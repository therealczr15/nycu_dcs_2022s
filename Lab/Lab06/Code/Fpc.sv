==> flow/design.v <==
module Fpc(
clk,
rst_n,
in_valid,
in_a,
in_b,
mode,
out_valid,
out
);
input clk, rst_n, in_valid, mode;
input [15:0] in_a, in_b;
output logic out_valid;
output logic [15:0] out;
logic [15:0] mul;
logic [6:0] mul_shift;
logic [15:0] in_a_reg, in_b_reg;
logic [15:0] out_comb;
logic [8:0] extend_a_shift, extend_b_shift;
logic [8:0] a_comp, b_comp;
logic [8:0] sum, sum_comp;
logic [7:0] sum_shift;
logic [8:0] extend_a, extend_b;
logic [4:0] exp_a, exp_b, exp_big, exp_total, exp_comp, exp_a_comp, exp_b_comp, exp_plus, exp_minusa, exp_minusb;
logic [5:0] exp_a_sign, exp_b_sign;
logic [5:0] exp_mul, exp_mul_comp;
logic [7:0] exp_mul_total;
logic [7:0] exp;
logic [2:0] exp_diff;
logic [1:0] exp_diff_comp;
logic out_valid_comb;
logic judgeBig, sign;
logic in_valid_reg;
logic mode_reg;
always_ff @(posedge clk or negedge rst_n) begin 
    if(!rst_n)
        in_valid_reg <= 0;
    else
        in_valid_reg <= in_valid;
end
always_ff @(posedge clk or negedge rst_n) begin 
    if(!rst_n)
        in_a_reg <= 0;
    else
        in_a_reg <= in_a;
end
always_ff @(posedge clk or negedge rst_n) begin 
    if(!rst_n)
        in_b_reg <= 0;
    else
        in_b_reg <= in_b;
end
always_ff @(posedge clk or negedge rst_n) begin 
    if(!rst_n)
        mode_reg <= 0;
    else
        mode_reg <= mode;
end
assign judgeBig = (in_valid_reg) ? (in_a_reg[14:0] > in_b_reg[14:0]) ? 1 : 0 : 0;
always_comb begin 
	case({in_a_reg[15],in_b_reg[15]})
		2'b00: sign = 0;
		2'b01: sign = !judgeBig;
		2'b10: sign = judgeBig;
		2'b11: sign = 1;
	endcase
end
assign extend_a = (in_valid_reg) ? {2'b01,in_a_reg[6:0]} : 0;
assign extend_b = (in_valid_reg) ? {2'b01,in_b_reg[6:0]} : 0;
assign mul = extend_a * extend_b;
assign mul_shift = (mul[15]) ? mul[14:8] : mul[13:7];
assign exp_a = (in_valid_reg) ? (in_a_reg[14:7] - 127) : 0;
assign exp_b = (in_valid_reg) ? (in_b_reg[14:7] - 127) : 0;
assign exp_a_comp = (exp_a[4]) ? (~exp_a + 1) : exp_a;
assign exp_a_sign = (exp_a[4]) ? {exp_a[4],exp_a_comp} : {exp_a[4], exp_a};
assign exp_b_comp = (~exp_b + 1);
assign exp_b_sign = (exp_b[4]) ? {exp_b[4],exp_b_comp} : {exp_b[4], exp_b};
assign exp_diff = (in_valid_reg) ? (in_a_reg[14:7] - in_b_reg[14:7]) : 0;
assign exp_diff_comp = (exp_diff[2]) ? (~exp_diff + 1): exp_diff[1:0];
assign exp_big = (judgeBig) ? exp_a : exp_b;
assign exp_plus = exp_a_sign[4:0] + exp_b_sign[4:0];
assign exp_minusa = exp_b_sign[4:0] - exp_a_sign[4:0];
assign exp_minusb = exp_a_sign[4:0] - exp_b_sign[4:0];
always_comb begin
	case({exp_a_sign[5],exp_b_sign[5]})
		2'b00: exp_mul = {1'b0,exp_plus};
		2'b01: exp_mul = (exp_a_sign[4:0] > exp_b_sign[4:0]) ? {1'b0, exp_minusb} : {1'b1, exp_minusa};
		2'b10: exp_mul = (exp_a_sign[4:0] > exp_b_sign[4:0]) ? {1'b1, exp_minusb} : {1'b0, exp_minusa};
		2'b11: exp_mul = {1'b1,exp_plus};
	endcase
end
assign exp_mul_total = (exp_mul[5] > 0) ? (127 - exp_mul[4:0] + mul[15]) : (127 + exp_mul[4:0] + mul[15]);
assign extend_a_shift = (exp_diff[2]) ? {(extend_a >> exp_diff_comp)} : extend_a;
assign extend_b_shift = (exp_diff[2]) ? extend_b : {(extend_b >> exp_diff_comp)};
assign a_comp = (in_a_reg[15]) ? (~extend_a_shift + 1) : extend_a_shift;
assign b_comp = (in_b_reg[15]) ? (~extend_b_shift + 1) : extend_b_shift;
assign sum = (a_comp + b_comp);
assign sum_comp = (sign) ? (~sum + 1) : sum;
always_comb begin
	if(sum_comp[8]) begin
		sum_shift = sum_comp >> 1;
		exp_total = exp_big + 1;
	end else if (sum_comp[7])begin
		sum_shift = sum_comp;
		exp_total = exp_big;
	end else if (sum_comp[6])begin
		sum_shift = sum_comp << 1;
		exp_total = exp_big - 1;
	end else if (sum_comp[5])begin
		sum_shift = sum_comp << 2;
		exp_total = exp_big - 2;
	end else if (sum_comp[4])begin
		sum_shift = sum_comp << 3;
		exp_total = exp_big - 3;
	end else if (sum_comp[3])begin
		sum_shift = sum_comp << 4;
		exp_total = exp_big - 4;
	end else if (sum_comp[2])begin
		sum_shift = sum_comp << 5;
		exp_total = exp_big - 5;
	end else if (sum_comp[1])begin
		sum_shift = sum_comp << 6;
		exp_total = exp_big - 6;
	end else if (sum_comp[0])begin
		sum_shift = sum_comp << 7;
		exp_total = exp_big - 7;
	end else begin
		sum_shift = 0;
		exp_total = 0;
	end
end
assign exp_comp = ~exp_total + 1;
assign exp = (exp_total[4]) ? (127 - exp_comp) : (127 + exp_total);
always_ff @(posedge clk or negedge rst_n) begin 
    if(!rst_n)
        out_valid <= 0;
    else
        out_valid <= out_valid_comb;
end
always_comb begin
	if(in_valid_reg) begin
		if(mode_reg) 
			out_comb = {(in_a_reg[15] ^ in_b_reg[15]),exp_mul_total,mul_shift};
		else
			out_comb = {sign, exp ,sum_shift[6:0]};
	end else
		out_comb = 0;
end
assign out_valid_comb = (in_valid_reg) ? 1 : 0;
always_ff @(posedge clk or negedge rst_n) begin 
    if(!rst_n)
        out <= 0;
    else
        out <= out_comb;
end
endmodule
Tool chain data of Fpc. The steps from the RTL of Fpc to its reports follow in flow order. Lines are those of the file above, counted from 1. Operators: Yosys type, input widths -> output width; for muxes data width and select width s. Not given: -

Top: Fpc. Clock port: clk. Cell library: sky130hd. Timing corner: tt_025C_1v80.

Word level. Yosys after proc, flatten, opt, wreduce and memory -nomap, before mapping. Enables and synchronous resets that opt folds into registers are not counted as muxes. Memory bits, and registers merged into a memory's read port (data or address), are not among the register bits. Print and check cells are not counted. Equal cells are merged and count once.

Register bits after elaboration: 51.

The figure for $add $sub $neg is 28. The entry for multipliers reads 1. The figure for $lt $le $gt $ge is 3. The entry for equal/unequal tests reads 6. Shift operators: 2. Under muxes and demuxes stands 43. For bitwise gates (word level) the number is 8. For reduce/logical cells the number is 3.

Operators with widths (number): $mul 8x8->16 (1); $mux 7 (9); $mux 5 (12); $mux 9 (5); $mux 16 (2); $mux 8 (4); $add 9x1->9 const B (3); $not 9->9 (3); $pmux 6 s4 (1); $mux 6 (4); $add 5x1->5 const B (4); $sub 5x3->5 const B (4); $shr 8x2->9 (2); $add 7x5->8 const A (2); $sub 7x5->8 const A (2); $add 8x1->8 (2); $gt 15x15->1 (1); $not 5->5 (3); $sub 5x2->5 const B (2); $sub 5x5->5 (2); $sub 5x5->5 const B (2); $add 9x9->9 (1); $eq 2x2->1 const B (4); $sub 5x1->5 const B (1); $add 5x5->5 (1); $gt 5x5->1 (1); $eq 2x1->1 const B (2); $logic_not 2->1 (2).

Other operator kinds: 10; their cells: 12.

Longest topological paths. Depth = most cells in a row (Yosys ltp): at word level without a register or memory, in the mapped netlist without a sequential cell, where the memories' decode and read muxes count.

The entry for depth after elaboration reads 29. ABC_AREA: 0. Gate-level depth with buffers: 33. The figure for mapped depth without buffers is 32.

Synthesis result. Source: synth_stat.txt of the flow (Yosys; design flattened, memories mapped). It holds for the ABC_AREA given above (unset counts as 0); a run with the other value may have another netlist.

Cell types: sky130_fd_sc_hd__dfrtp_1 (number 51, total area 1.28E+03 µm²); sky130_fd_sc_hd__ha_1 (number 92, total area 1.15E+03 µm²); sky130_fd_sc_hd__fa_1 (number 40, total area 800.768 µm²); sky130_fd_sc_hd__inv_1 (number 99, total area 371.606 µm²); sky130_fd_sc_hd__nand2_1 (number 94, total area 352.838 µm²); sky130_fd_sc_hd__xnor2_1 (number 39, total area 341.578 µm²); sky130_fd_sc_hd__nor2_1 (number 74, total area 277.766 µm²); sky130_fd_sc_hd__a21oi_1 (number 53, total area 265.254 µm²); sky130_fd_sc_hd__o21ai_0 (number 45, total area 225.216 µm²); sky130_fd_sc_hd__xor2_1 (number 18, total area 157.651 µm²); sky130_fd_sc_hd__a211oi_1 (number 20, total area 150.144 µm²); sky130_fd_sc_hd__nand3_1 (number 29, total area 145.139 µm²); sky130_fd_sc_hd__mux2i_1 (number 14, total area 140.134 µm²); sky130_fd_sc_hd__and3_1 (number 20, total area 125.12 µm²); sky130_fd_sc_hd__nor3_1 (number 23, total area 115.11 µm²); sky130_fd_sc_hd__a31oi_1 (number 17, total area 106.352 µm²); sky130_fd_sc_hd__clkbuf_1 (number 28, total area 105.101 µm²); sky130_fd_sc_hd__a21o_1 (number 12, total area 90.086 µm²).

Not listed: further types 78, cells in them 204.

Mapped cells: 972. Chip area (Yosys): 7976.4 µm². Sequential area: 1276.2 µm². The entry for flip-flops reads 51. The entry for buffers reads 39.

Worst setup path after synthesis. Source: OpenSTA report_checks on the synthesized netlist (no wires, ideal clock, input and output delay 20% of the period each), path of least setup slack; recovery checks are left aside. Register names are those of the netlist, which keeps one name where synthesis merged equal registers.

Kind: register to register. Start: register in_valid_reg. End: register out[11]. For period the number is 7.6 ns. The entry for time at the first pin reads 0.000 ns. For data arrival time the number is 7.174 ns. Required time: 7.455 ns. Path slack: 0.281 ns. Path delay: 7.319 ns. For stages on the path the number is 29. The entry for buffers on the path reads 6. The figure for synthesis period reached is 7.319 ns.

"path delay" = arrival - input delay + setup time. "stages on the path" counts driving pins, that of a launching flip-flop among them; a cell with two outputs on the path counts twice. "synthesis period reached" is the clock period less the worst setup slack; recovery checks do not enter. This is arithmetic on one report: input and output delays are still those of the set period (20% each). Between the ends stands the longest chain of elaborated cells between them, by number of cells; it is not shown to be the way that was timed. Of several equally long chains one is given. A line is the first line of the expression or statement that the cell stems from. Yosys adds cells for indexed reads and writes and turns some case tables into memories.

Cell sequence: sky130_fd_sc_hd__dfrtp_1 > sky130_fd_sc_hd__clkbuf_1 > sky130_fd_sc_hd__clkbuf_1 > sky130_fd_sc_hd__clkbuf_1 > sky130_fd_sc_hd__clkbuf_1 > sky130_fd_sc_hd__clkbuf_1 > sky130_fd_sc_hd__nand3_1 > sky130_fd_sc_hd__fa_1 > sky130_fd_sc_hd__inv_1 > sky130_fd_sc_hd__fa_1 > sky130_fd_sc_hd__fa_1 > sky130_fd_sc_hd__fa_1 > sky130_fd_sc_hd__ha_1 > sky130_fd_sc_hd__and3_1 > sky130_fd_sc_hd__a21oi_1 > sky130_fd_sc_hd__o21ai_1 > sky130_fd_sc_hd__o41a_1 > sky130_fd_sc_hd__and2_1 > sky130_fd_sc_hd__clkbuf_1 > sky130_fd_sc_hd__o41a_1 > sky130_fd_sc_hd__xnor2_2 > sky130_fd_sc_hd__inv_1 > sky130_fd_sc_hd__ha_1 > sky130_fd_sc_hd__ha_1 > sky130_fd_sc_hd__a31oi_1 > sky130_fd_sc_hd__a31oi_1 > sky130_fd_sc_hd__or3_1 > sky130_fd_sc_hd__nand3_1 > sky130_fd_sc_hd__a221oi_1. The figure for length of the longest elaborated chain is 28. Under elaborated cells between the ends (all ways) stands 74. Classes of those cells: 25 x add/sub; 1 x mul; 2 x compare; 3 x eq/ne; 2 x shift; 32 x mux; 7 x logic; 2 x reduce/logical.

Ends and longest elaborated chain, post-synthesis: start: declaration (line 33) `logic in_valid_reg;`; start: assignment (line 37) `in_valid_reg <= 0;`; start: assignment (line 39) `in_valid_reg <= in_valid;`; $mux 3 (line 78) `assign exp_diff = (in_valid_reg) ? (in_a_reg[14:7] - in_b_reg[14:7]) : 0;`; $not 2->2 (line 79) `assign exp_diff_comp = (exp_diff[2]) ? (~exp_diff + 1): exp_diff[1:0];`; $add 2x1->2 (line 79); $mux 2 (line 79); $shr 8x2->9 (line 93) `assign extend_a_shift = (exp_diff[2]) ? {(extend_a >> exp_diff_comp)} : extend_a;`; $mux 9 (line 93); $not 9->9 (line 95) `assign a_comp = (in_a_reg[15]) ? (~extend_a_shift + 1) : extend_a_shift;`; [14 not listed]; $mux 5 (line 100) `if(sum_comp[8]) begin`; $not 5->5 (line 132) `assign exp_comp = ~exp_total + 1;`; $add 5x1->5 (line 132); $sub 7x5->8 (line 133) `assign exp = (exp_total[4]) ? (127 - exp_comp) : (127 + exp_total);`; $mux 8 (line 133); $mux 16 (line 142) `if(mode_reg)`; $mux 16 (line 141) `if(in_valid_reg) begin`; end: assignment (line 152) `out <= 0;`; end: assignment (line 154) `out <= out_comb;`; end: declaration (line 14) `output logic [15:0] out;`.

Timing after layout. From the final timing report of job 2: the path of least setup slack in the routed layout; clock arrival at registers is part of the times.

Kind: register to register. Start: register in_valid_reg. End: register out[11]. For period the number is 15.4 ns. The entry for time at the first pin reads 0.31 ns. For data arrival time the number is 9.65 ns. Required time: 15.56 ns. Path slack: 5.90 ns. For stages on the path the number is 29. The entry for buffers on the path reads 6.

Between the ends stands the longest chain of elaborated cells between them, by number of cells; it is not shown to be the way that was timed. Of several equally long chains one is given.

Cell sequence: sky130_fd_sc_hd__dfrtp_1 > sky130_fd_sc_hd__clkbuf_1 > sky130_fd_sc_hd__clkbuf_1 > sky130_fd_sc_hd__clkbuf_1 > sky130_fd_sc_hd__clkbuf_1 > sky130_fd_sc_hd__clkbuf_1 > sky130_fd_sc_hd__nand3_1 > sky130_fd_sc_hd__fa_1 > sky130_fd_sc_hd__inv_1 > sky130_fd_sc_hd__fa_1 > sky130_fd_sc_hd__fa_1 > sky130_fd_sc_hd__fa_1 > sky130_fd_sc_hd__ha_1 > sky130_fd_sc_hd__and3_1 > sky130_fd_sc_hd__a21oi_1 > sky130_fd_sc_hd__o21ai_1 > sky130_fd_sc_hd__o41a_1 > sky130_fd_sc_hd__and2_1 > sky130_fd_sc_hd__clkbuf_1 > sky130_fd_sc_hd__o41a_1 > sky130_fd_sc_hd__xnor2_2 > sky130_fd_sc_hd__inv_1 > sky130_fd_sc_hd__ha_1 > sky130_fd_sc_hd__ha_1 > sky130_fd_sc_hd__a31oi_1 > sky130_fd_sc_hd__a31oi_1 > sky130_fd_sc_hd__or3_1 > sky130_fd_sc_hd__nand3_1 > sky130_fd_sc_hd__a221oi_1. The figure for length of the longest elaborated chain is 28. Under elaborated cells between the ends (all ways) stands 74. Classes of those cells: 25 x add/sub; 1 x mul; 2 x compare; 3 x eq/ne; 2 x shift; 32 x mux; 7 x logic; 2 x reduce/logical.

Ends and longest elaborated chain, after layout: start: declaration (line 33) `logic in_valid_reg;`; start: assignment (line 37) `in_valid_reg <= 0;`; start: assignment (line 39) `in_valid_reg <= in_valid;`; $mux 3 (line 78) `assign exp_diff = (in_valid_reg) ? (in_a_reg[14:7] - in_b_reg[14:7]) : 0;`; $not 2->2 (line 79) `assign exp_diff_comp = (exp_diff[2]) ? (~exp_diff + 1): exp_diff[1:0];`; $add 2x1->2 (line 79); $mux 2 (line 79); $shr 8x2->9 (line 93) `assign extend_a_shift = (exp_diff[2]) ? {(extend_a >> exp_diff_comp)} : extend_a;`; $mux 9 (line 93); $not 9->9 (line 95) `assign a_comp = (in_a_reg[15]) ? (~extend_a_shift + 1) : extend_a_shift;`; [14 not listed]; $mux 5 (line 100) `if(sum_comp[8]) begin`; $not 5->5 (line 132) `assign exp_comp = ~exp_total + 1;`; $add 5x1->5 (line 132); $sub 7x5->8 (line 133) `assign exp = (exp_total[4]) ? (127 - exp_comp) : (127 + exp_total);`; $mux 8 (line 133); $mux 16 (line 142) `if(mode_reg)`; $mux 16 (line 141) `if(in_valid_reg) begin`; end: assignment (line 152) `out <= 0;`; end: assignment (line 154) `out <= out_comb;`; end: declaration (line 14) `output logic [15:0] out;`.

FLOW RESULTS
============

Module Fpc, platform sky130hd: 2 stored runs of the flow (Yosys, OpenROAD) with differing settings, in no particular order. Input and output delays are each 20% of the period that was set; the output load is 0.01 pF. "achieved period" = clock period - worst setup slack. The figure is calculated, with input and output delays left at 20% of the set period. "critical setup path time" means the part of the period allowed to the worst setup path (the constraints hold back 20% at inputs and 20% at outputs) less its slack; where the path has registers, the arrival times of their clocks count too. By "total power after layout" is meant OpenSTA's value without simulated activity: inputs other than the clock are taken to toggle once in ten clock periods, and the tool carries that through the logic.

Job 1 has these settings: period_ns 6.52; CORE_UTILIZATION 54; SETUP_SLACK_MARGIN 0.45; PLACE_DENSITY_LB_ADDON 0.06; CORE_MARGIN 7; CELL_PAD_IN_SITES_GLOBAL_PLACEMENT 3; TNS_END_PERCENT 95; GPL_ROUTABILITY_DRIVEN 1; CTS_CLUSTER_SIZE 61; CTS_CLUSTER_DIAMETER 362; CAP_MARGIN 20; SLEW_MARGIN 20. Outcome: not finished: placement ended with error FLW-0024.

Job 2 has these settings: period_ns 15.4; CORE_UTILIZATION 24; SETUP_SLACK_MARGIN 3.02; PLACE_DENSITY_LB_ADDON 0.03; HOLD_SLACK_MARGIN -0.06; CORE_ASPECT_RATIO 1.49; CORE_MARGIN 2; CELL_PAD_IN_SITES_GLOBAL_PLACEMENT 1; ABC_AREA 0; GPL_TIMING_DRIVEN 0; CTS_CLUSTER_SIZE 47; CAP_MARGIN 20; SLEW_MARGIN 20. The measured netlist area reported by Yosys is 7,976.4 µm². The die footprint comes to 34,738.4 µm². The measured standard-cell area after routing is 9,203.8 µm². For the post-layout utilization the run shows 28.0%. The setup slack of the worst path stands at 5.903 ns. The setup total negative slack is 0.000 ns. The measured worst hold slack is 0.555 ns. The measured total power after layout is 1,381 µW. For the achieved period the run shows 9.497 ns. The measured critical setup path time is 9.50 ns. Worst path kind: register to register.
